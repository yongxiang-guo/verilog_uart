==> flow/design.v <==
`timescale 1ns / 1ps
module uarttx_frame(clk, rst_n, mode,datain,extra_data,one_more_data,dataout, wrsig, isHigh);
	input clk;
	input rst_n;
	input isHigh;
	input[1:0] mode;
	input[31:0] datain,one_more_data,extra_data;
	output[7:0] dataout;
	output wrsig;
	reg [7:0] dataout;
	reg wrsig;
	reg [7:0] cnt;
	reg[4:0] state;
always @(posedge clk or negedge rst_n) begin
  if(!rst_n) begin
    cnt<=8'd0;
		wrsig<=1'b0;
  end
  else begin
	  if(cnt 
	  == 254) begin
		if((mode[0] & ~mode[1])|(mode[1] & ~mode[0]))
			case(state)
				5'd0 : dataout <= 8'd80;	 
				5'd1 : dataout <= isHigh ? 8'd49 : 8'd50;		 
				5'd2 : dataout <= datain[31:24]; 
				5'd3 : dataout <= datain[23:16]; 
				5'd4 : dataout <= datain[15:8];
				5'd5 : dataout <= datain[7:0];
				5'd6 : dataout <= 8'd13;	 
				5'd7 : dataout <= 8'd10;	 
			endcase
		else if(mode[0] & mode[1])
			case(state)
				5'd0 :  dataout <= 8'd80;	 
				5'd1 :  dataout <= isHigh ? 8'd51 : 8'd52;		 
				5'd2 :  dataout <= datain[31:24]; 
				5'd3 :  dataout <= datain[23:16]; 
				5'd4 :  dataout <= datain[15:8];
				5'd5 :  dataout <= datain[7:0];
				5'd6 :  dataout <= extra_data[31:24];	
				5'd7 :  dataout <= extra_data[23:16];
				5'd8 :  dataout <= extra_data[15:8];
				5'd9 :  dataout <= extra_data[7:0];
				5'd10 :  dataout <= one_more_data[31:24];	
				5'd11 :  dataout <= one_more_data[23:16];
				5'd12 :  dataout <= one_more_data[15:8];
				5'd13 :  dataout <= one_more_data[7:0];
				5'd14 : dataout <= 8'd13;	 
				5'd15 : dataout <= 8'd10;	 
			endcase
		 wrsig <= 1'b1;               
		 cnt <= 8'd0;
		 if(mode[0] & mode[1])	state <= (state == 5'd15) ? 5'd0 :  state + 1'b1;
		 else if((mode[0] & ~mode[1])|(mode[1] & ~mode[0])) state <= (state == 5'd7) ? 5'd0 :  state + 1'b1;
		end
		else begin
		 wrsig <= 1'b0;
		 cnt <= cnt + 8'd1;
		end
	end	  
end
endmodule
module uarttx_frame_test(clk, rst_n,datain,dataout, wrsig);
	input clk;
	input rst_n;
	input[31:0] datain;
	output[7:0] dataout;
	output wrsig;
	reg [7:0] dataout;
	reg wrsig;
	reg [7:0] cnt;
	reg[2:0] state;
always @(posedge clk or negedge rst_n) begin
  if(!rst_n) begin
    cnt<=8'd0;
		wrsig<=1'b0;
  end
  else begin
	  if(cnt == 254) begin
			case(state)
				3'd0 : dataout <= 8'd80;	 
				3'd1 : dataout <= 8'd49;		 
				3'd2 : dataout <= datain[31:24]; 
				3'd3 : dataout <= datain[23:16]; 
				3'd4 : dataout <= datain[15:8];
				3'd5 : dataout <= datain[7:0];
				3'd6 : dataout <= 8'd13;	 
				3'd7 : dataout <= 8'd10;	 
			endcase
		 wrsig <= 1'b1;               
		 cnt <= 8'd0;
		 state <= state + 1'b1;
		end
		else begin
		 wrsig <= 1'b0;
		 cnt <= cnt + 8'd1;
		end
	end	  
end
endmodule
From RTL to reports: uarttx_frame:

What the tools print for uarttx_frame, step after step.
Line numbers count from 1 in the design file above.
Library cell names are shortened.
Not given: --

* top module: uarttx_frame
* clock: clk
* library: sky130hd
* timing corner: tt_025C_1v80

Word level:

Yosys after proc, flatten, opt, wreduce and memory -nomap, before mapping. Memory bits, and registers merged into a memory's read port (data or address), are not among the register bits. Print and check cells are not counted. Equal cells are merged and count once.

* register bits after elaboration: 22
* bits of input ports: 101
* word-level cells: 46

* add/sub/neg operators: 2
* eq/ne operators: 17
* muxes and demuxes: 12
* bitwise logic cells: 6
* reduce/logical cells: 5

Operators with widths (count)
* case mux 8 bit (select 16 bit): 1
* case mux 8 bit (select 8 bit): 1
* equality test 5 x 4 -> 1 bit with constant B: 8
* 2-to-1 mux 8 bit: 3
* equality test 5 x 3 -> 1 bit with constant B: 4
* 2-to-1 mux 5 bit: 4
* nonzero test 16 bit: 1
* equality test 5 x 2 -> 1 bit with constant B: 2
* inequality test 9 x 1 -> 1 bit with constant B: 1
* adder 8 x 1 -> 8 bit with constant B: 1
* equality test 8 bit with constant B: 1
* adder 5 x 1 -> 5 bit with constant B: 1
* equality test 5 x 1 -> 1 bit with constant B: 1
* logical NOT 5 bit: 1
* AND reduction 5 bit: 1
* bitwise AND 1 bit: 3
* AND reduction 3 bit: 1
* 2-to-1 mux 3 bit: 1
* inverter 1 bit: 2
* nonzero test 2 bit: 1
* 2-to-1 mux 2 bit: 1
* OR 1 bit: 1
* 2-to-1 mux 1 bit: 1

Longest topological paths:

Depth = most cells in a row (Yosys ltp): at word level without a register or memory, in the mapped netlist without a sequential cell, where the memories' decode and read muxes count.

* depth in word-level cells: 5
* ABC_AREA: 0
* depth in mapped cells: 9

Mapped cells and area:

Yosys stat after the flow's synthesis: flattened, memories mapped to cells. It holds for the ABC_AREA given above (unset counts as 0); a run with the other value may have another netlist.
Totals and module areas in this step are rounded.

* cells in the netlist: 229
* mapped area: 2110 µm²
* sequential area: 616 µm²
* flip-flop cells: 22
* buffer cells: 13

Cells by type
* edfxtp_1: count 13, area in all 390.374 µm²
* dfrtp_1: count 9, area in all 225.216 µm²
* ha_1: count 10, area in all 125.12 µm²
* mux2i_1: count 11, area in all 110.106 µm²
* nand2_1: count 24, area in all 90.086 µm²
* a222oi_1: count 8, area in all 80.077 µm²
* buf_6: count 6, area in all 67.565 µm²
* a22o_1: count 7, area in all 61.309 µm²
* nor2_1: count 15, area in all 56.304 µm²
* o21ai_0: count 11, area in all 55.053 µm²
* a22oi_1: count 7, area in all 52.55 µm²
* nor4b_2: count 3, area in all 45.043 µm²
* a21oi_1: count 8, area in all 40.038 µm²
* nand3_1: count 8, area in all 40.038 µm²
* inv_1: count 10, area in all 37.536 µm²
* o211ai_1: count 5, area in all 37.536 µm²
* xnor2_1: count 4, area in all 35.034 µm²
* nor3_1: count 6, area in all 30.029 µm²

Other cell types: 39; their cells: 64.

Path before layout:

Source: OpenSTA report_checks on the synthesized netlist (no wires, ideal clock, input and output delay 20% of the period each), path of least setup slack; recovery checks are left aside. Register names are those of the netlist, which keeps one name where synthesis merged equal registers.

* path type: register -> register
* start: register state[0]
* end: register dataout[0]
* clock period: 3.21 ns
* data arrival time: 2.037 ns
* required time: 2.837 ns
* setup slack: 0.799 ns
* path delay: 2.410 ns
* driving pins on the path: 9
* buffers on the path: 1
* synthesis period reached: 2.411 ns

"path delay" = arrival - input delay + setup time.
"driving pins on the path" counts driving pins, that of a launching flip-flop among them; a cell with two outputs on the path counts twice.
"synthesis period reached" is the clock period less the worst setup slack; recovery checks do not enter. This is arithmetic on one report: input and output delays are still those of the set period (20% each).
The rows between start and end are the longest chain of elaborated cells between them; the timing report does not say that the signal goes this way. Where chains are equally long, one stands for them.
A line is the first line of the expression or statement that the cell stems from. Yosys adds cells for indexed reads and writes and turns some case tables into memories.
A register here has more assigning lines than the two given.
The path ends at the enable pin of a flip-flop; only ways to that pin are counted.

* cell sequence: edfxtp_1 > ha_1 > clkbuf_1 > and3_1 > ha_1 > a31oi_1 > a31oi_1 > a211oi_1 > nor2b_1
* length of the longest elaborated chain: 3

RTL lines, path post-synthesis
* start: declaration: RTL line 13 `reg[4:0] state;`
* start: assignment: RTL line 54 `if(mode[0] & mode[1]) state <= (state == 5'd15) ? 5'd0 : state + 1'b1;`
* start: assignment: RTL line 55 `else if((mode[0] & ~mode[1])|(mode[1] & ~mode[0])) state <= (state == 5'd7) ? 5'd0 : state + 1'b1;`
* equality test 5 x 4 -> 1 bit: RTL line 34 `case(state)`
* nonzero test 16 bit
* AND reduction 5 bit
* end: assignment: RTL line 36 `5'd1 : dataout <= isHigh ? 8'd51 : 8'd52;`
* end: assignment: RTL line 37 `5'd2 : dataout <= datain[31:24];`
* end: declaration: RTL line 8 `output[7:0] dataout;`

Worst path after layout:

Path of least setup slack in the final report of run 1 (OpenROAD, finished layout, wires in). Where an end is a register, its clock arrival counts in the times.

* path type: register -> register
* start: register state[1]
* end: register dataout[2]
* clock period: 2.57 ns
* data arrival time: 2.17 ns
* required time: 2.58 ns
* setup slack: 0.41 ns
* driving pins on the path: 8
* buffers on the path: 2

The rows between start and end are the longest chain of elaborated cells between them; the timing report does not say that the signal goes this way. Where chains are equally long, one stands for them.
A register here has more assigning lines than the two given.
The path ends at the data pin of a flip-flop with enable; ways to the enable are not counted.

* cell sequence: edfxtp_1 > buf_6 > ha_4 > buf_12 > and4bb_2 > a22o_1 > nor4_2 > o22ai_1
* length of the longest elaborated chain: 4

RTL lines, path post-layout
* start: declaration: RTL line 13 `reg[4:0] state;`
* start: assignment: RTL line 54 `if(mode[0] & mode[1]) state <= (state == 5'd15) ? 5'd0 : state + 1'b1;`
* start: assignment: RTL line 55 `else if((mode[0] & ~mode[1])|(mode[1] & ~mode[0])) state <= (state == 5'd7) ? 5'd0 : state + 1'b1;`
* equality test 5 x 4 -> 1 bit: RTL line 34 `case(state)`
* case mux 8 bit (select 16 bit): RTL line 34
* 2-to-1 mux 8 bit: RTL line 33 `else if(mode[0] & mode[1])`
* 2-to-1 mux 8 bit: RTL line 22 `if((mode[0] & ~mode[1])|(mode[1] & ~mode[0]))`
* end: assignment: RTL line 25 `5'd1 : dataout <= isHigh ? 8'd49 : 8'd50;`
* end: assignment: RTL line 26 `5'd2 : dataout <= datain[31:24];`
* end: declaration: RTL line 8 `output[7:0] dataout;`

Data sheet: physical implementation of uarttx_frame

Below are 2 stored runs of the flow (Yosys, OpenROAD; platform sky130hd) on uarttx_frame, each with its settings and what was measured, unordered. Constraints: input delay and output delay 20% of the set period each, output load 0.01 pF.
"achieved period" is the run's clock period less its worst setup slack. It is reckoned from that one timing run; input and output delays stay at 20% of the period that was set.
"power" is the tool's figure for a default switching activity; nothing was simulated.
Values from the reports are rounded here.

### Run 1

==> flow/run.sh <==
#!/bin/bash
# the make line also repeats the synthesis and layout settings of config.mk as NAME=value (left out here)
make -C /OpenROAD-flow-scripts/flow DESIGN_CONFIG=/design/flow/config.mk WORK_HOME=/design/flow/orfs CLKGATE_MAP_FILE= finish
==> flow/config.mk <==
export PLATFORM = sky130hd
export DESIGN_NAME = uarttx_frame
export DESIGN_NICKNAME = uarttx_frame
export VERILOG_FILES = /design/flow/design.v
export SDC_FILE = /design/flow/constraint.sdc
export NUM_CORES = 4
export LEC_CHECK = 0
export CAP_MARGIN = 20
export CORE_MARGIN = 2
export CORE_UTILIZATION = 40
export SETUP_SLACK_MARGIN = 0.44
export SLEW_MARGIN = 20
==> flow/constraint.sdc <==
create_clock -name core_clock -period 2.57 [get_ports {clk}]
set_input_delay 0.5140 -clock core_clock [delete_from_list [all_inputs] [get_ports {clk}]]
set_output_delay 0.5140 -clock core_clock [all_outputs]
set_load 0.01 [all_outputs]

Results of run 1:
- Setup slack of the worst path: 0.406 ns
- Power: 884 uW
- Achieved period: 2.164 ns
- Cell area after synthesis: 2110 µm²
- Final worst hold slack: 0.482 ns
- Overall die area: 5860 µm²
- Final design utilization: 70.2%

### Run 2

==> flow/run.sh <==
#!/bin/bash
# the make line also repeats the synthesis and layout settings of config.mk as NAME=value (left out here)
make -C /OpenROAD-flow-scripts/flow DESIGN_CONFIG=/design/flow/config.mk WORK_HOME=/design/flow/orfs CLKGATE_MAP_FILE= finish
==> flow/config.mk <==
export PLATFORM = sky130hd
export DESIGN_NAME = uarttx_frame
export DESIGN_NICKNAME = uarttx_frame
export VERILOG_FILES = /design/flow/design.v
export SDC_FILE = /design/flow/constraint.sdc
export NUM_CORES = 4
export LEC_CHECK = 0
export CAP_MARGIN = 0
export CORE_ASPECT_RATIO = 1.79
export CORE_MARGIN = 6
export CORE_UTILIZATION = 60
export CTS_CLUSTER_SIZE = 51
export MAX_ROUTING_LAYER = met4
export MIN_ROUTING_LAYER = met1
export SLEW_MARGIN = 25
export TNS_END_PERCENT = 80
==> flow/constraint.sdc <==
create_clock -name core_clock -period 4.27 [get_ports {clk}]
set_input_delay 0.8540 -clock core_clock [delete_from_list [all_inputs] [get_ports {clk}]]
set_output_delay 0.8540 -clock core_clock [all_outputs]
set_load 0.01 [all_outputs]

Outcome of run 2: no results, placement failed with GPL-0301
